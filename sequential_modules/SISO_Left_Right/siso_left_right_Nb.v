==> flow/design.v <==
module siso_left_right_Nb #( parameter BUS_WIDTH = 8, SISO_WIDTH = 4 )      (
                                                                                input RST,
                                                                                input CLK,
                                                                                input [1:0] SHIFT,
                                                                                input [BUS_WIDTH-1:0] IN,
                                                                                output [BUS_WIDTH-1:0] OUT
                                                                            );
    reg [BUS_WIDTH-1:0] siso_mem_p[SISO_WIDTH-1:0], siso_mem_n[SISO_WIDTH-1:0];
    reg [BUS_WIDTH-1:0] fixed_out = 0;
    integer i = 0, j = 0;
    always@(*)
    begin
        case( SHIFT )
            2'b01       :   begin
                                for( i = SISO_WIDTH-1; i >= 0; i = i - 1 )
                                begin
                                    if( i == 0 )
                                    begin
                                        siso_mem_n[i] = IN;
                                    end
                                    else
                                    begin
                                        siso_mem_n[i] = siso_mem_p[i-1];
                                    end
                                end
                            end
            2'b10       :   begin
                                for( i = 0; i < SISO_WIDTH; i = i + 1 )
                                begin
                                    if( i == (SISO_WIDTH-1) )
                                    begin
                                        siso_mem_n[i] = IN;
                                    end
                                    else
                                    begin
                                        siso_mem_n[i] = siso_mem_p[i+1];
                                    end
                                end
                            end
            default     :   begin
                                for( i = 0; i < SISO_WIDTH; i = i + 1 )
                                begin
                                    siso_mem_n[i] = siso_mem_p[i];
                                end
                            end
        endcase
    end
    always@( posedge CLK or posedge RST )
    begin
        for( j = 0; j < SISO_WIDTH; j = j + 1 )
        begin
            siso_mem_p[j] <= siso_mem_p[j];
        end
        if( RST )
        begin
        end
        else
        begin
            for( j = 0; j < SISO_WIDTH; j = j + 1 )
            begin
                siso_mem_p[j] <= siso_mem_n[j];
            end
        end
    end
    assign OUT = ( SHIFT == 2'b00 || SHIFT == 2'b11 )   ? fixed_out : ( SHIFT == 2'b01   ) ? siso_mem_p[SISO_WIDTH-1] : ( SHIFT == 2'b10   ) ? siso_mem_p[0] : fixed_out;
endmodule
# Step by step through the tools: siso_left_right_Nb
# What the tools print for siso_left_right_Nb, step after step.
# Lines are those of the file above, counted from 1.
# Operators: Yosys type, input widths -> output width; for muxes data width and select width s.
# Cell names lack the library's common part.
# Not given: n/a
dict set report design {
  top {siso_left_right_Nb}
  clock_port {CLK}
  lib {sky130hd}
  pvt_corner {tt_025C_1v80}
}

# Word level
# Yosys after proc, flatten, opt, wreduce and memory -nomap, before mapping. Print and check cells are not counted. Equal cells are merged and count once.
dict set report word_totals {
  inputBits 12
  out_inout_bits 8
  reg_bits 32
}
dict set report op_classes {
  reduce_logical 4
  bitwise 1
  equal 3
  n_mux 7
}
# cell n
set op_table {}
lappend op_table {{$pmux 8 s2} 4}
lappend op_table {{$mux 8} 3}
lappend op_table {{$eq 2x2->1 const B} 2}
lappend op_table {{$eq 2x1->1 const B} 1}
lappend op_table {{$logic_not 2->1} 1}
lappend op_table {{$reduce_and 2->1} 1}
lappend op_table {{$reduce_bool 2->1} 1}
lappend op_table {{$logic_or 1x1->1} 1}
lappend op_table {{$not 1->1} 1}

# Longest topological paths
# Depth = most cells in a row (Yosys ltp): at word level without a register or memory, in the mapped netlist without a sequential cell, where the memories' decode and read muxes count.
dict set report logic_depth {
  ltp_word 4
  abc_area 0
  depth_mapped 6
  mapped_depth_nobuf 4
}

# Netlist
# The flow's flattened synthesis, as Yosys stat reports it; memories are mapped. The netlist is that of the ABC_AREA named above (0 if unset); the other value can give another one.
# The area totals of this step are shown rounded.
dict set report mapped {
  ffs 32
  cells 101
  buf_cells 7
  mapped_area_um2 1700
  seq_area_um2 960
}
# cell_type n type_area_um2
set types {}
lappend types {edfxtp_1 32 960.922}
lappend types {mux2_4 22 330.317}
lappend types {mux2_2 10 112.608}
lappend types {nand3b_1 8 60.058}
lappend types {a21oi_1 8 40.038}
lappend types {buf_12 2 40.038}
lappend types {ha_1 3 37.536}
lappend types {buf_6 3 33.782}
lappend types {nand2_1 8 30.029}
lappend types {inv_1 2 7.507}
lappend types {buf_2 1 5.005}
lappend types {clkbuf_1 1 3.754}
lappend types {nor2_1 1 3.754}

# Worst setup path after synthesis
# Source: OpenSTA report_checks on the synthesized netlist (no wires, ideal clock, input and output delay 20% of the period each), path of least setup slack; recovery checks are left aside. Register names are those of the netlist, which keeps one name where synthesis merged equal registers.
dict set report synth_timing {
  path_kind {input -> register}
  from {input SHIFT[0]}
  to {register siso_mem_p[0][0]}
  stages 4
  delay_ns 2.298
  path_slack_ns 0.302
  period_ns 3.25
  required_time_ns 2.829
  setup_ns 0.421
  arrival_time_ns 2.527
  input_delay_ns 0.650
  period_less_setup_slack_ns 2.948
}
# "delay_ns" = arrival - input delay + setup time.
# "stages": output pins that drive a net of the path, with the launching flip-flop's if there is one; two outputs of one cell count as two.
# "period_less_setup_slack_ns" = period - worst setup slack (recovery checks aside). The figure is calculated, with input and output delays left at 20% of the set period.
# Between the ends stands the longest chain of elaborated cells between them, by number of cells; it is not shown to be the way that was timed. Of several equally long chains one is given.
# Each line given opens the expression or statement behind the cell; cells for indexed reads and writes are added by Yosys, which also makes memories of some case tables.
# The path ends at the enable pin of a flip-flop; only ways to that pin are counted.
dict set report synth_between {
  path_cell_list {inv_1 > ha_1 > clkbuf_1 > nor2_1}
  elab_chain_cells 3
  cells_between 4
  classes_between {eq/ne: 2; reduce/logical: 2}
}
# element line
set synth_lines {}
lappend synth_lines {{from (decl)} 4} ;# input [1:0] SHIFT,
lappend synth_lines {{$eq 2x2->1} 13} ;# case( SHIFT )
lappend synth_lines {{$reduce_bool 2->1} n/a}
lappend synth_lines {{$reduce_and 2->1} n/a}
lappend synth_lines {{to (assign)} 52} ;# siso_mem_p[j] <= siso_mem_p[j];
lappend synth_lines {{to (assign)} 61} ;# siso_mem_p[j] <= siso_mem_n[j];
lappend synth_lines {{to (decl)} 8} ;# reg [BUS_WIDTH-1:0] siso_mem_p[SISO_WIDTH-1:0], siso_mem_n[SISO_WIDTH-1:0];

# Path in the finished layout
# From the final timing report of record 1: the path of least setup slack in the routed layout; clock arrival at registers is part of the times.
dict set report layout_timing {
  path_kind {input -> output}
  from {input SHIFT[1]}
  to {output OUT[7]}
  period_ns 3.41
  out_delay_ns 0.68
  input_delay_ns 0.68
  stages 6
  path_slack_ns 0.13
  required_time_ns 2.73
  arrival_time_ns 2.59
}
# Between the ends stands the longest chain of elaborated cells between them, by number of cells; it is not shown to be the way that was timed. Of several equally long chains one is given.
dict set report layout_between {
  path_cell_list {clkdlybuf4s50_1 > inv_1 > ha_1 > nand3b_1 > a21oi_1 > clkdlybuf4s50_1}
  elab_chain_cells 4
  cells_between 8
  classes_between {eq/ne: 3; mux: 3; reduce/logical: 2}
}
# element line
set layout_lines {}
lappend layout_lines {{from (decl)} 4} ;# input [1:0] SHIFT,
lappend layout_lines {{$eq 2x2->1} 65} ;# assign OUT = ( SHIFT == 2'b00 || SHIFT == 2'b11 )   ? fixed_out : ( SHIFT == 2'b01   ) ? siso_mem_p[SISO_WIDTH ...
lappend layout_lines {{$mux 8 (3 in a row)} 65}
lappend layout_lines {{to (decl)} 6} ;# output [BUS_WIDTH-1:0] OUT

# Measured data: module siso_left_right_Nb, platform sky130hd, 2 stored runs of the flow under differing settings, order arbitrary. Input and output delays are each 20% of the period that was set; the output load is 0.01 pF.
# "achievedPeriod_ns" means the clock period less the worst setup slack. The figure is calculated, with input and output delays left at 20% of the set period.
# By "worst_path_ns" is meant the share of the clock period that the worst setup path is allowed (20% is reserved at inputs, 20% at outputs), minus its slack. Clock arrival times at its registers enter into it.
# "power.total_mw" is the tool's figure for a default switching activity; nothing was simulated.
# Results are given in rounded form.
run="record 1" settings period_ns=3.41 CORE_UTILIZATION=41 PLACE_DENSITY_LB_ADDON=0.26 TNS_END_PERCENT=70 GPL_ROUTABILITY_DRIVEN=0 CTS_CLUSTER_SIZE=89 CAP_MARGIN=15 MIN_ROUTING_LAYER="met2" CORE_MARGIN=2 SLEW_MARGIN=20
run="record 1" results synthesis_area_um2=1700 die_area_um2=4600 cell_area_final_um2=2000 utilization_pct=50 timing.setup.ws_ns=0.13 total_negative_slack_ns=0.000 hold_worst_slack_ns=0.58 power.total_mw=0.88 achievedPeriod_ns=3.276 worst_path_ns=1.91 worst_path_kind="input -> output"
run="record 2" settings period_ns=2.65 CORE_UTILIZATION=29 PLACE_DENSITY=0.81 CORE_ASPECT_RATIO=1.7 CELL_PAD_IN_SITES_DETAIL_PLACEMENT=2 TNS_END_PERCENT=30 CAP_MARGIN=30 MAX_ROUTING_LAYER="met4" CORE_MARGIN=2 SLEW_MARGIN=20
run="record 2" results synthesis_area_um2=1700 die_area_um2=6400 cell_area_final_um2=2000 utilization_pct=36 timing.setup.ws_ns=0.10 total_negative_slack_ns=0.000 hold_worst_slack_ns=0.59 power.total_mw=1.1 achievedPeriod_ns=2.548 worst_path_ns=1.49 worst_path_kind="input -> output"
